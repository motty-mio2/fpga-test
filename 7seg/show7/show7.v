==> flow/design.v <==
module show7 (CLK, RST, digits, number);
    input CLK, RST;
    output [7:0] digits, number;
    reg [7:0] digits, number;
    reg [29:0] count;
    always @ (posedge CLK ) begin
        count <= count + 1;
        if(RST == 1'b0) begin
            digits = 8'b11111111;
        end else if (count[12:10] == 3'b000) begin digits = 8'b11111110; number = 8'b11000000;
        end else if (count[12:10] == 3'b001) begin digits = 8'b11111101; number = 8'b11111001;
        end else if (count[12:10] == 3'b010) begin digits = 8'b11111011; number = 8'b10100100;
        end else if (count[12:10] == 3'b011) begin digits = 8'b11110111; number = 8'b10110000;
        end else if (count[12:10] == 3'b100) begin digits = 8'b11101111; number = 8'b10011001;
        end else if (count[12:10] == 3'b101) begin digits = 8'b11011111; number = 8'b10010010;
        end else if (count[12:10] == 3'b110) begin digits = 8'b10111111; number = 8'b10000010;
        end else if (count[12:10] == 3'b111) begin digits = 8'b01111111; number = 8'b11111000;
        end
    end
endmodule
## Tool chain data of show7

The steps from the RTL of show7 to its reports follow in flow order.
Lines are those of the file above, counted from 1.
Operators: Yosys type, input widths -> output width; for muxes data width and select width s.
Cell names lack the library's common part.
A cell with -- has no value.

| inputs | value |
|---|---|
| top | show7 |
| clock input | CLK |
| library | sky130hd |
| corner | tt_025C_1v80 |

## After elaboration

Counts by Yosys on the flattened word-level netlist (proc, flatten, opt, wreduce; memories kept). Register bits leave out memories and registers merged into their read ports (data or address). Print and check cells are left out. Cells with the same type and inputs are merged into one.

| storage and ports | value |
|---|---|
| register bits after elaboration | 46 |
| latch bits | 0 |
| bits in writable memories | 0 |
| bits in read-only memories | 0 |
| word width x clocked read ports | 0 |
| memories | 0 |
| bits of input ports | 2 |
| output and inout bits | 16 |
| word-level cells | 55 |

| cells by class | value |
|---|---|
| add/subtract/negate cells | 1 |
| multiply operators | 0 |
| div/mod/pow operators | 0 |
| $lt $le $gt $ge | 0 |
| equality and inequality tests | 7 |
| shifts and indexed selects | 0 |
| muxes and demuxes | 15 |
| bitwise operators | 1 |
| reduce/logical cells | 18 |

Operator list:

| cell | count |
|---|---|
| $mux 7 | 7 |
| $add 30x1->30 const B | 1 |
| $reduce_or 7->1 | 2 |
| $eq 3x3->1 const B | 4 |
| $mux 6 | 2 |
| $reduce_or 5->1 | 2 |
| $reduce_bool 8->1 | 1 |
| $reduce_or 8->1 | 1 |
| $mux 8 | 1 |
| $reduce_bool 7->1 | 1 |
| $eq 3x2->1 const B | 2 |
| $reduce_bool 6->1 | 1 |
| $reduce_or 6->1 | 1 |
| $reduce_bool 5->1 | 1 |
| $mux 5 | 1 |
| $reduce_or 2->1 | 2 |
| $reduce_bool 4->1 | 1 |
| $reduce_or 4->1 | 1 |
| $mux 4 | 1 |
| $eq 3x1->1 const B | 1 |
| $logic_not 3->1 | 1 |
| $reduce_bool 3->1 | 1 |
| $reduce_or 3->1 | 1 |
| $mux 3 | 1 |
| $reduce_bool 2->1 | 1 |
| $mux 2 | 1 |
| $not 1->1 | 1 |
| $mux 1 | 1 |

## Longest topological paths

Longest topological path by Yosys (ltp), each cell counted once; first at word level (registers and memories cut), then after technology mapping (sequential cells cut; the memories' decode and read muxes count).

| depth | value |
|---|---|
| depth after elaboration | 9 |
| ABC_AREA | 0 |
| mapped depth | 4 |
| gate-level depth less buffers | 3 |

## Mapped cells and area

Source: synth_stat.txt of the flow (Yosys; design flattened, memories mapped). It holds for the ABC_AREA given above (unset counts as 0); a run with the other value may have another netlist.
Totals and module areas in this step are rounded.

Cells by type:

| cell type | count | area in all (µm²) |
|---|---|---|
| dfxtp_1 | 21 | 420.403 |
| edfxtp_1 | 7 | 210.202 |
| xnor2_1 | 11 | 96.342 |
| nand3_1 | 8 | 40.038 |
| nand4_1 | 5 | 31.28 |
| nor2b_1 | 4 | 25.024 |
| and2_1 | 3 | 18.768 |
| nand2_1 | 5 | 18.768 |
| and4_1 | 2 | 17.517 |
| xor2_1 | 2 | 17.517 |
| buf_2 | 3 | 15.014 |
| buf_4 | 2 | 15.014 |
| ha_1 | 1 | 12.512 |
| nor2_1 | 3 | 11.261 |
| mux2i_1 | 1 | 10.01 |
| a21o_1 | 1 | 7.507 |
| o21bai_1 | 1 | 7.507 |
| and3_1 | 1 | 6.256 |

Not listed: further types 5, cells in them 5.

| mapped netlist | value |
|---|---|
| cells in the netlist | 86 |
| synthesis area | 1000 µm² |
| sequential area | 630 µm² |
| flip-flops | 28 |
| buffer cells | 6 |

## Timing after synthesis

Path of least setup slack by OpenSTA after synthesis, without wires, with an ideal clock, recovery checks aside; 20% of the period is set as input and as output delay. Where synthesis merged equal registers, the netlist keeps one of their names.

| path post-synthesis | value |
|---|---|
| kind | register to register |
| from | reg count[12] |
| to | reg number[4] |
| period | 2.4 ns |
| setup time | 0.259 ns |
| launch time at the first pin | 0.000 ns |
| arrival | 0.791 ns |
| required time | 2.141 ns |
| setup slack | 1.350 ns |
| path delay | 1.050 ns |
| stages on the path | 4 |
| path buffers | 1 |
| period reached after synthesis | 1.05 ns |

"path delay" = arrival - input delay + setup time.
"stages on the path" counts driving pins, that of a launching flip-flop among them; a cell with two outputs on the path counts twice.
"period reached after synthesis" = period - worst setup slack (recovery checks aside). The figure is calculated, with input and output delays left at 20% of the set period.
Between the ends stands the longest chain of elaborated cells between them, by number of cells; it is not shown to be the way that was timed. Of several equally long chains one is given.
A line is the first line of the expression or statement that the cell stems from. Yosys adds cells for indexed reads and writes and turns some case tables into memories.
At most two assigning lines are given for a register; there are more.

| on the way, post-synthesis | value |
|---|---|
| cells stage by stage | dfxtp_1 > buf_2 > nor2b_1 > or2_1 |
| cells in the longest elaborated chain | 8 |
| elaborated cells on any way between the ends | 15 |
| RTL lines with such cells | 8 |
| classes of those cells | eq/ne: 7; mux: 7; reduce/logical: 1 |

RTL lines, path post-synthesis:

| what | line | text |
|---|---|---|
| start, declared | 5 | `reg [29:0] count;` |
| start, assigned | 7 | `count <= count + 1;` |
| $eq 3x3->1 | 17 | `end else if (count[12:10] == 3'b111) begin digits = 8'b01111111; number = 8'b11111000;` |
| $mux 8 | 17 |  |
| $mux 7 | 16 | `end else if (count[12:10] == 3'b110) begin digits = 8'b10111111; number = 8'b10000010;` |
| $mux 7 | 15 | `end else if (count[12:10] == 3'b101) begin digits = 8'b11011111; number = 8'b10010010;` |
| $mux 7 | 14 | `end else if (count[12:10] == 3'b100) begin digits = 8'b11101111; number = 8'b10011001;` |
| $mux 7 | 13 | `end else if (count[12:10] == 3'b011) begin digits = 8'b11110111; number = 8'b10110000;` |
| $mux 7 | 12 | `end else if (count[12:10] == 3'b010) begin digits = 8'b11111011; number = 8'b10100100;` |
| $mux 6 | 11 | `end else if (count[12:10] == 3'b001) begin digits = 8'b11111101; number = 8'b11111001;` |
| end, assigned | 10 | `end else if (count[12:10] == 3'b000) begin digits = 8'b11111110; number = 8'b11000000;` |
| end, assigned | 11 |  |
| end, declared | 3 | `output [7:0] digits, number;` |

## Timing after layout

From the final timing report of stored run 1: the path of least setup slack in the routed layout; clock arrival at registers is part of the times.

| path post-layout | value |
|---|---|
| kind | register to output |
| from | reg number[4] |
| to | out number[4] |
| period | 1.68 ns |
| output delay | 0.34 ns |
| launch time at the first pin | 0.31 ns |
| arrival | 1.19 ns |
| required time | 1.34 ns |
| setup slack | 0.16 ns |
| stages on the path | 2 |
| path buffers | 1 |

At most two assigning lines are given for a register; there are more.

| on the way, post-layout | value |
|---|---|
| cells stage by stage | edfxtp_1 > clkdlybuf4s50_1 |
| cells in the longest elaborated chain | 0 |
| elaborated cells on any way between the ends | 0 |
| RTL lines with such cells | 0 |

RTL lines, path post-layout:

| what | line | text |
|---|---|---|
| start, declared | 3 | `output [7:0] digits, number;` |
| start, assigned | 10 | `end else if (count[12:10] == 3'b000) begin digits = 8'b11111110; number = 8'b11000000;` |
| start, assigned | 11 | `end else if (count[12:10] == 3'b001) begin digits = 8'b11111101; number = 8'b11111001;` |
| end, declared | 3 |  |

Below are 2 stored runs of the flow (Yosys, OpenROAD; platform sky130hd) on show7, each with its settings and what was measured, unordered. Constraints: input delay and output delay 20% of the set period each, output load 0.01 pF.
"clock period achieved" = clock period - worst setup slack. The figure is calculated, with input and output delays left at 20% of the set period.
"critical path time" = time allowed to the worst setup path (clock period - input delay - output delay, where it has them) - its slack; a late launch clock adds to it, a late capture clock takes from it.
"total design power" rests on the timing tool's default activity at the inputs, not on a simulated workload.
Measured values are rounded.
Settings: -- = not set for that run.

| stored run | period_ns | CORE_UTILIZATION | SETUP_SLACK_MARGIN | PLACE_DENSITY | CELL_PAD_IN_SITES_GLOBAL_PLACEMENT | CELL_PAD_IN_SITES_DETAIL_PLACEMENT | TNS_END_PERCENT | CTS_CLUSTER_DIAMETER | MIN_ROUTING_LAYER | CAP_MARGIN | CORE_MARGIN | SLEW_MARGIN | HOLD_SLACK_MARGIN | CORE_ASPECT_RATIO | ABC_AREA | GPL_TIMING_DRIVEN | MAX_ROUTING_LAYER | synthesized cell area (µm²) | full die area (µm²) | standard-cell area of the final layout (µm²) | utilization after layout | lowest setup slack (ns) | summed negative setup slack (ns) | worst hold slack in the final report (ns) | total design power (W) | clock period achieved (ns) | critical path time (ns) | worst path kind |
|---|---|---|---|---|---|---|---|---|---|---|---|---|---|---|---|---|---|---|---|---|---|---|---|---|---|---|---|---|
| stored run 1 | 1.68 | 39 | 0.19 | 0.83 | 0 | 2 | 40 | 182 | met1 | 20 | 2 | 20 | -- | -- | -- | -- | -- | 1000 | 3000 | 1200 | 0.49 | 0.16 | 0.000 | 0.41 | 0.001 | 1.522 | 1.19 | register to output |
| stored run 2 | 1.1 | 16 | 0.11 | -- | -- | 2 | -- | 338 | -- | 20 | 2 | 25 | 0.28 | 0.8 | 0 | 0 | met4 | 1000 | 6900 | 1500 | 0.24 | 0.052 | 0.000 | 0.37 | 0.0019 | 1.048 | 0.83 | register to output |
